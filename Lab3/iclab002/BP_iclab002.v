==> flow/design.v <==
module BP(
  clk,
  rst_n,
  in_valid,
  guy,
  in0,
  in1,
  in2,
  in3,
  in4,
  in5,
  in6,
  in7,
  out_valid,
  out
);
input             clk, rst_n;
input             in_valid;
input       [2:0] guy;
input       [1:0] in0, in1, in2, in3, in4, in5, in6, in7;
output reg        out_valid;
output reg  [1:0] out;
parameter IDLE = 0;
parameter INPUT = 1;
parameter CAL = 2;
integer i;
reg [1:0] next_state, current_state;
reg [2:0] guy_reg;
reg [2:0] start_pos;
reg [5:0] y_diff [31:0];  
reg [2:0] x_diff [31:0];
reg left_or_right [31:0];  
reg obs_type [31:0];  
reg [2:0] cur_obs_x;
reg [5:0] cur_obs_y;
reg [2:0] pre_obs_x;
reg [5:0] pre_obs_y;
reg [5:0] row_count;
reg [5:0] out_valid_count;
reg [5:0] obs_count;
reg [5:0] diff_count;
reg [5:0] step_count;
wire [5:0] row_diff;  
wire [3:0] obs_diff;  
wire [2:0] obs_diff_abs;  
always@ (posedge clk or negedge rst_n) begin
  if(!rst_n)
    current_state <= IDLE;  
  else
    current_state <= next_state;
end
always@ (*) begin
  case(current_state)
  IDLE: begin
    if(in_valid)
      next_state = INPUT;
    else
      next_state = IDLE;
  end
  INPUT: begin
    if(!in_valid)
      next_state = CAL;
    else
      next_state = INPUT;
  end
  CAL: begin
    if(out_valid_count == 63)
      next_state = IDLE;
    else
      next_state = CAL;
  end
  default: next_state = current_state;
  endcase
end
always@ (posedge clk) begin
    if(current_state == IDLE) begin
      for(i = 0; i < 32; i = i + 1) begin
        y_diff[i] <= 0;
      end
    end
    else if(in_valid || obs_count > 0) begin
      y_diff[obs_count - 1] <= row_diff;
    end
    else begin
      for(i = 0; i < 32; i = i + 1) begin
        y_diff[i] <= y_diff[i];
      end
    end
end
always@ (posedge clk) begin
    if(current_state == IDLE) begin
      for(i = 0; i < 32; i = i + 1) begin
        x_diff[i] <= 0;
      end
    end
    else if(in_valid || obs_count > 0) begin
      x_diff[obs_count - 1] <= obs_diff_abs;
    end
    else begin
      for(i = 0; i < 32; i = i + 1) begin
        x_diff[i] <= x_diff[i];
      end
    end
end
always@ (posedge clk) begin
    if(current_state == IDLE) begin
      for(i = 0; i < 32; i = i + 1) begin
        left_or_right[i] <= 0;
      end
    end
    else if(in_valid || obs_count > 0) begin
      if(obs_diff[3]) begin  
        left_or_right[obs_count - 1] <= 1;
      end
      else begin  
        left_or_right[obs_count - 1] <= 0;
      end
    end
    else begin
      for(i = 0; i < 32; i = i + 1) begin
        left_or_right[i] <= left_or_right[i];
      end
    end
end
always@ (posedge clk) begin
    if(current_state == IDLE) begin
      for(i = 0; i < 32; i = i + 1) begin
        obs_type[i] <= 0;
      end
    end
    else if(in_valid || obs_count > 0) begin
      if(in0 == 2 || in1 == 2 || in2 == 2 || in3 == 2 || in4 == 2 || in5 == 2 || in6 == 2 || in7 == 2) begin  
        obs_type[obs_count ] <= 1;
      end
      else if(in0 == 1 || in1 == 1 || in2 == 1 || in3 == 1 || in4 == 1 || in5 == 1 || in6 == 1 || in7 == 1) begin  
        obs_type[obs_count ] <= 0;
      end
    end
end
always@ (posedge clk or negedge rst_n) begin
  if(!rst_n) begin
    row_count <= 0;
  end
  else begin
    if(in_valid) begin
      row_count <= row_count + 1;
    end
    else if(current_state == CAL) begin
      row_count <= row_count;
    end
    else begin
      row_count <= row_count;
    end
  end
end
always@ (posedge clk or negedge rst_n) begin
  if(!rst_n) begin
    out_valid_count <= 0;
  end
  else begin
    if(current_state == IDLE) begin
      out_valid_count <= 0;
    end
    if(current_state == CAL) begin
      out_valid_count <= out_valid_count + 1;
    end
    else begin
      out_valid_count <= out_valid_count;
    end
  end
end
always@ (posedge clk or negedge rst_n) begin
  if(!rst_n) begin
    obs_count <= 0;
  end
  else begin
    if(current_state == IDLE) begin
      obs_count <= 0;
    end
    else if(current_state == INPUT && in_valid && in0 != 0) begin
      obs_count <= obs_count + 1;
    end
    else begin
      obs_count <= obs_count;
    end
  end
end
always@ (posedge clk or negedge rst_n) begin
  if(!rst_n) begin
    step_count <= 0;
  end
  else begin
    if(current_state == CAL) begin
      if(step_count == y_diff[diff_count] - 1) begin
        step_count <= 0;
      end
      else begin
        step_count <= step_count + 1;
      end
    end
    else begin
      step_count <= 0;
    end
  end
end
always@ (posedge clk or negedge rst_n) begin
  if(!rst_n) begin
    diff_count <= 0;
  end
  else begin
    if(current_state == CAL) begin
      if(step_count == y_diff[diff_count] - 1) begin
        diff_count <= diff_count + 1;
      end
      else begin
        diff_count <= diff_count;
      end
    end
    else begin
      diff_count <= 0;
    end
  end
end
always@ (posedge clk or negedge rst_n) begin
  if(!rst_n) begin
    cur_obs_x <= 0;
  end
  else begin
    if(current_state == IDLE) begin
      cur_obs_x <= guy;
    end
    else if(current_state == INPUT && in_valid && in0 != 0) begin
        if(in0 != 3) cur_obs_x <= 0;
        else if(in1 != 3) cur_obs_x <= 1;
        else if(in2 != 3) cur_obs_x <= 2;
        else if(in3 != 3) cur_obs_x <= 3;
        else if(in4 != 3) cur_obs_x <= 4;
        else if(in5 != 3) cur_obs_x <= 5;
        else if(in6 != 3) cur_obs_x <= 6;
        else cur_obs_x <= 7;
    end
    else begin
      cur_obs_x <= cur_obs_x;
    end
  end
end
always@ (posedge clk or negedge rst_n) begin
  if(!rst_n) begin
    cur_obs_y <= 0;
  end
  else begin
    if(current_state == IDLE) begin
      cur_obs_y <= 0;
    end
    else if(current_state == INPUT && in_valid && in0 != 0) begin
      if(row_count == 0) begin
        cur_obs_y <= 0;
      end
      else begin
        cur_obs_y <= row_count;
      end
    end
    else begin
      cur_obs_y <= cur_obs_y;
    end
  end
end
always@ (posedge clk or negedge rst_n) begin
  if(!rst_n) begin
    pre_obs_x <= 0;
  end
  else begin
    if(current_state == IDLE) begin
      pre_obs_x <= 0;
    end
    else if(current_state == INPUT && in_valid && in0 != 0  ) begin
      pre_obs_x <= cur_obs_x;
    end
    else begin
      pre_obs_x <= pre_obs_x;
    end
  end
end
always@ (posedge clk or negedge rst_n) begin
  if(!rst_n) begin
    pre_obs_y <= 0;
  end
  else begin
    if(current_state == IDLE) begin
      pre_obs_y <= 0;
    end
    else if(current_state == INPUT && in_valid && in0 != 0   ) begin
      pre_obs_y <= cur_obs_y;
    end
    else begin
      pre_obs_y <= pre_obs_y;
    end
  end
end
assign row_diff = cur_obs_y - pre_obs_y;
assign obs_diff = cur_obs_x - pre_obs_x;
assign obs_diff_abs = (obs_diff[2:0] ^ {3{obs_diff[3]}}) + obs_diff[3];
always @(posedge clk or negedge rst_n) begin
  if(!rst_n) begin
    out <= 0;
  end
  else begin
    if(current_state == CAL) begin
      if(x_diff[diff_count] != 0) begin  
        if(left_or_right[diff_count] == 0) begin  
          if(step_count >= x_diff[diff_count]) begin  
            if(step_count == y_diff[diff_count] - 1 && obs_type[diff_count] == 0) begin
              out <= 3;
            end
            else if(step_count == y_diff[diff_count] - 1 && obs_type[diff_count] == 1) begin  
              out <= 0;
            end
            else begin
              out <= 0;
            end
          end
          else begin
            out <= 1;
          end
        end
        else begin  
          if(step_count >= x_diff[diff_count]) begin  
            if(step_count == y_diff[diff_count] - 1 && obs_type[diff_count] == 0) begin
              out <= 3;
            end
            else if(step_count == y_diff[diff_count] - 1 && obs_type[diff_count] == 1) begin  
              out <= 0;
            end
            else begin
              out <= 0;
            end
          end
          else begin
            out <= 2;
          end
        end
      end
      else begin  
        if(step_count == y_diff[diff_count] - 1 && obs_type[diff_count] == 0) begin  
          out <= 3;
        end
        else if(step_count == y_diff[diff_count] - 1 && obs_type[diff_count] == 1) begin  
          out <= 0;
        end
        else begin
          out <= 0;
        end
      end
    end
    else begin
      out <= 0;
    end
  end
end
always@ (posedge clk or negedge rst_n) begin
  if(!rst_n) begin
    out_valid <= 0;
  end
  else begin
    if(current_state == CAL) begin
      if(out_valid_count == 63) begin
        out_valid <= 0;
      end
      else begin
        out_valid <= 1;
      end
    end
    else begin
      out_valid <= 0;
    end
  end
end
endmodule
* From RTL to reports: BP
What the tools print for BP, step after step. Line numbers count from 1 in the design file above. A cell with -- has no value.
Design: top BP, clock clk, standard-cell library sky130hd, corner tt_025C_1v80

* After elaboration
Counts by Yosys on the flattened word-level netlist (proc, flatten, opt, wreduce; memories kept). Register bits leave out memories and registers merged into their read ports (data or address). Print and check cells are left out. Yosys's memory passes give these memory sizes; they may raise the number of words (mostly to a power of two), join words into wider ones and drop unused or constant bits.
Operators by class: add/subtract/negate cells 10, $mul 0, div/mod/pow operators 0, magnitude comparators 2, equality and inequality tests 29, shifts and indexed selects 0, mux-type cells 264, bitwise logic cells 16, reduce/logical cells 25
Operator list (number):
- two-way mux 6 bit | 79
- two-way mux 3 bit | 75
- two-way mux 1 bit | 89
- two-way mux 48 bit | 1
- two-way mux 24 bit | 2
- equality test 6 x 32 -> 1 bit | 1
- adder 6 x 1 -> 6 bit (second input constant) | 5
- two-way mux 12 bit | 2
- two-way mux 2 bit | 11
- equality test 2 x 1 -> 1 bit (second input constant) | 9
- equality test 2 bit (second input constant) | 9
- != test 2 bit (second input constant) | 9
- logical OR 1 bit | 15
- OR 1 bit | 14
- two-way mux 5 bit | 2
- two-way mux 8 bit | 1
- subtractor 6 x 1 -> 7 bit (second input constant) | 1
- nonzero test 3 bit | 2
- greater-than comparator 6 x 1 -> 1 bit (second input constant) | 1
- greater-or-equal comparator 6 x 3 -> 1 bit | 1
- subtractor 6 bit | 1
- equality test 6 bit (second input constant) | 1
- logical NOT 6 bit | 1
- parallel mux 2 bit (select 3 bit) | 1
- subtractor 5 x 1 -> 5 bit (second input constant) | 1
- nonzero test 2 bit | 2
- subtractor 3 x 3 -> 4 bit | 1
- two-way mux 4 bit | 1
Not listed: further kinds 6, cells in them 8.
Bit counts: flip-flop bits (word level) 53, latch bits 0, RAM bits 352, ROM bits 0, memories kept 4, input bits 22, output and inout port bits 3, elaborated cells 362
Memory list:
- y_diff | depth 32, bits a word 6, line 30 | reg [5:0] y_diff [31:0];
- x_diff | depth 32, bits a word 3, line 31 | reg [2:0] x_diff [31:0];
- left_or_right | depth 32, bits a word 1, line 32 | reg left_or_right [31:0];
- obs_type | depth 32, bits a word 1, line 33 | reg obs_type [31:0];

* Depth
Yosys ltp: most cells in a row. Word level: on the elaborated netlist, between registers, memories and ports. Mapped: between sequential cells and ports; inverters and the memories' decode and read muxes count.
Depth: word-level depth 13, ABC_AREA 0, gate-level depth with buffers 14

* Synthesis result
The flow's flattened synthesis, as Yosys stat reports it; memories are mapped. The netlist is that of the ABC_AREA named above (0 if unset); the other value can give another one. Totals and module areas in this step are rounded.
Mapped netlist: standard cells after synthesis 1514, mapped area 19040 µm², mapped flip-flops 405
Cells by type (number):
- sky130_fd_sc_hd__edfxtp_1 | 352
- sky130_fd_sc_hd__mux4_2 | 84
- sky130_fd_sc_hd__nor2_1 | 375
- sky130_fd_sc_hd__dfrtp_1 | 52
- sky130_fd_sc_hd__nand2_1 | 171
- sky130_fd_sc_hd__mux2i_1 | 42
- sky130_fd_sc_hd__clkbuf_1 | 98
- sky130_fd_sc_hd__ha_1 | 25
- sky130_fd_sc_hd__o21ai_0 | 42
- sky130_fd_sc_hd__xnor2_1 | 22
- sky130_fd_sc_hd__nand3_1 | 28
- sky130_fd_sc_hd__inv_1 | 35
- sky130_fd_sc_hd__a22oi_1 | 17
- sky130_fd_sc_hd__a21oi_1 | 24
- sky130_fd_sc_hd__xor2_1 | 12
- sky130_fd_sc_hd__mux4_1 | 3
- sky130_fd_sc_hd__nand4_1 | 12
- sky130_fd_sc_hd__mux2_2 | 5
Other cell types: 45; their cells: 115.

* Path before layout
Path of least setup slack by OpenSTA after synthesis, without wires, with an ideal clock, recovery checks aside; 20% of the period is set as input and as output delay. Where synthesis merged equal registers, the netlist keeps one of their names.
Timing path after synthesis: path type register to register, start register diff_count[0], end register out[1], period 4590 ps, setup time 67 ps, time at the first pin 0 ps, arrival time 3225 ps, required time 4523 ps, slack 1298 ps, path delay 3292 ps, driving pins on the path 15, buffers on the path 3, period reached after synthesis 3292 ps
"path delay" is the arrival time less input delay plus setup time. "driving pins on the path": output pins that drive a net of the path, with the launching flip-flop's if there is one; two outputs of one cell count as two. "period reached after synthesis" = period - worst setup slack (recovery checks aside). The figure is calculated, with input and output delays left at 20% of the set period. The rows between start and end are the longest chain of elaborated cells between them; the timing report does not say that the signal goes this way. Where chains are equally long, one stands for them. Each line given opens the expression or statement behind the cell; cells for indexed reads and writes are added by Yosys, which also makes memories of some case tables. A memory read counts as a cell of the chain, while the word-level depth stops at memories. A register here has more assigning lines than the two given.
Between the ends, after synthesis: cell sequence sky130_fd_sc_hd__dfrtp_1 > sky130_fd_sc_hd__buf_6 > sky130_fd_sc_hd__buf_8 > sky130_fd_sc_hd__buf_4 > sky130_fd_sc_hd__mux4_2 > sky130_fd_sc_hd__mux4_2 > sky130_fd_sc_hd__mux2_2 > sky130_fd_sc_hd__ha_1 > sky130_fd_sc_hd__inv_1 > sky130_fd_sc_hd__a21boi_0 > sky130_fd_sc_hd__o21ai_0 > sky130_fd_sc_hd__o211a_1 > sky130_fd_sc_hd__or3_1 > sky130_fd_sc_hd__clkinv_1 > sky130_fd_sc_hd__a22o_1, cells in the longest elaborated chain 9
Ends and longest elaborated chain, after synthesis:
- from (decl) | line 41 | reg [5:0] diff_count;
- from (assign) | line 213 | diff_count <= diff_count + 1;
- from (assign) | line 216 | diff_count <= diff_count;
- memory (32 x 6 bit) | line 30 | reg [5:0] y_diff [31:0];
- subtractor 6 x 1 -> 7 bit | line 312 | if(step_count == y_diff[diff_count] - 1 && obs_type[diff_count] == 0) begin
- equality test 6 x 32 -> 1 bit | line 312
- logical AND 1 bit | line 312
- two-way mux 2 bit | line 312
- two-way mux 2 bit | line 311 | if(step_count >= x_diff[diff_count]) begin
- two-way mux 2 bit | line 310 | if(left_or_right[diff_count] == 0) begin
- two-way mux 2 bit | line 309 | if(x_diff[diff_count] != 0) begin
- two-way mux 2 bit | line 308 | if(current_state == CAL) begin
- to (assign) | line 305 | out <= 0;
- to (assign) | line 313 | out <= 3;
- to (decl) | line 22 | output reg  [1:0] out;

* Path in the finished layout
Path of least setup slack in the final report of job 1 (OpenROAD, finished layout, wires in). Where an end is a register, its clock arrival counts in the times. The report prints the path's times to 10 ps; the period is as set.
Timing path after layout: path type register to register, start register diff_count[0], end register diff_count[1], period 2160 ps, setup time 80 ps, time at the first pin 570 ps, arrival time 3910 ps, required time 2650 ps, slack -1260 ps, driving pins on the path 12, buffers on the path 3
The rows between start and end are the longest chain of elaborated cells between them; the timing report does not say that the signal goes this way. Where chains are equally long, one stands for them. A memory read counts as a cell of the chain, while the word-level depth stops at memories. A register here has more assigning lines than the two given.
Between the ends, after layout: cell sequence sky130_fd_sc_hd__dfrtp_4 > sky130_fd_sc_hd__buf_12 > sky130_fd_sc_hd__buf_12 > sky130_fd_sc_hd__mux4_2 > sky130_fd_sc_hd__mux4_2 > sky130_fd_sc_hd__mux2i_4 > sky130_fd_sc_hd__xor2_2 > sky130_fd_sc_hd__and3b_2 > sky130_fd_sc_hd__o21bai_4 > sky130_fd_sc_hd__a211oi_4 > sky130_fd_sc_hd__buf_12 > sky130_fd_sc_hd__mux2i_1, cells in the longest elaborated chain 5
Ends and longest elaborated chain, after layout:
- from (decl) | line 41 | reg [5:0] diff_count;
- from (assign) | line 213 | diff_count <= diff_count + 1;
- from (assign) | line 216 | diff_count <= diff_count;
- memory (32 x 6 bit) | line 30 | reg [5:0] y_diff [31:0];
- subtractor 6 x 1 -> 7 bit | line 212 | if(step_count == y_diff[diff_count] - 1) begin
- equality test 6 x 32 -> 1 bit | line 212
- two-way mux 6 bit | line 212
- two-way mux 6 bit | line 211 | if(current_state == CAL) begin
- to (assign) | line 213
- to (assign) | line 216
- to (decl) | line 41

## Implementation results

2 stored runs of BP in the flow (synthesis by Yosys, layout by OpenROAD, sky130hd cells), in arbitrary order. Constraints: input delay and output delay 20% of the set period each, output load 0.01 pF.
"reached clock period" means the clock period less the worst setup slack. The figure is calculated, with input and output delays left at 20% of the set period.
By "critical path time" is meant the share of the clock period that the worst setup path is allowed (20% is reserved at inputs, 20% at outputs), minus its slack. Clock arrival times at its registers enter into it.
"total design power" is the tool's figure for a default switching activity; nothing was simulated.
"critical path time" is given in steps of 10 ps.
Measured values are rounded.

[job 1] flow files
==> flow/run.sh <==
#!/bin/bash
# the make line also repeats the synthesis and layout settings of config.mk as NAME=value (left out here)
make -C /OpenROAD-flow-scripts/flow DESIGN_CONFIG=/design/flow/config.mk WORK_HOME=/design/flow/orfs CLKGATE_MAP_FILE= finish
==> flow/config.mk <==
export PLATFORM = sky130hd
export DESIGN_NAME = BP
export DESIGN_NICKNAME = BP
export VERILOG_FILES = /design/flow/design.v
export SDC_FILE = /design/flow/constraint.sdc
export NUM_CORES = 4
export LEC_CHECK = 0
export CAP_MARGIN = 20
export CORE_MARGIN = 2
export CORE_UTILIZATION = 40
export SLEW_MARGIN = 20
==> flow/constraint.sdc <==
create_clock -name core_clock -period 2.16 [get_ports {clk}]
set_input_delay 0.4320 -clock core_clock [delete_from_list [all_inputs] [get_ports {clk}]]
set_output_delay 0.4320 -clock core_clock [all_outputs]
set_load 0.01 [all_outputs]

[job 1] result: synthesized cell area 19040 µm²; total die area 49370 µm²; standard-cell area of the final layout 25720 µm²; setup slack of the critical path -1261 ps; total design power 31130 µW; reached clock period 3421 ps; critical path time 3420 ps; kind of the worst setup path register to register

[job 2] flow files
==> flow/run.sh <==
#!/bin/bash
# the make line also repeats the synthesis and layout settings of config.mk as NAME=value (left out here)
make -C /OpenROAD-flow-scripts/flow DESIGN_CONFIG=/design/flow/config.mk WORK_HOME=/design/flow/orfs CLKGATE_MAP_FILE= finish
==> flow/config.mk <==
export PLATFORM = sky130hd
export DESIGN_NAME = BP
export DESIGN_NICKNAME = BP
export VERILOG_FILES = /design/flow/design.v
export SDC_FILE = /design/flow/constraint.sdc
export NUM_CORES = 4
export LEC_CHECK = 0
export CAP_MARGIN = 25
export CORE_MARGIN = 5
export CORE_UTILIZATION = 58
export MIN_ROUTING_LAYER = met1
export PLACE_DENSITY = 0.73
export SETUP_SLACK_MARGIN = 0.3
export SLEW_MARGIN = 20
==> flow/constraint.sdc <==
create_clock -name core_clock -period 2.91 [get_ports {clk}]
set_input_delay 0.5820 -clock core_clock [delete_from_list [all_inputs] [get_ports {clk}]]
set_output_delay 0.5820 -clock core_clock [all_outputs]
set_load 0.01 [all_outputs]

[job 2] result: synthesized cell area 19040 µm²; total die area 36560 µm²; standard-cell area of the final layout 23050 µm²; setup slack of the critical path -503 ps; total design power 20230 µW; reached clock period 3413 ps; critical path time 3410 ps; kind of the worst setup path register to register
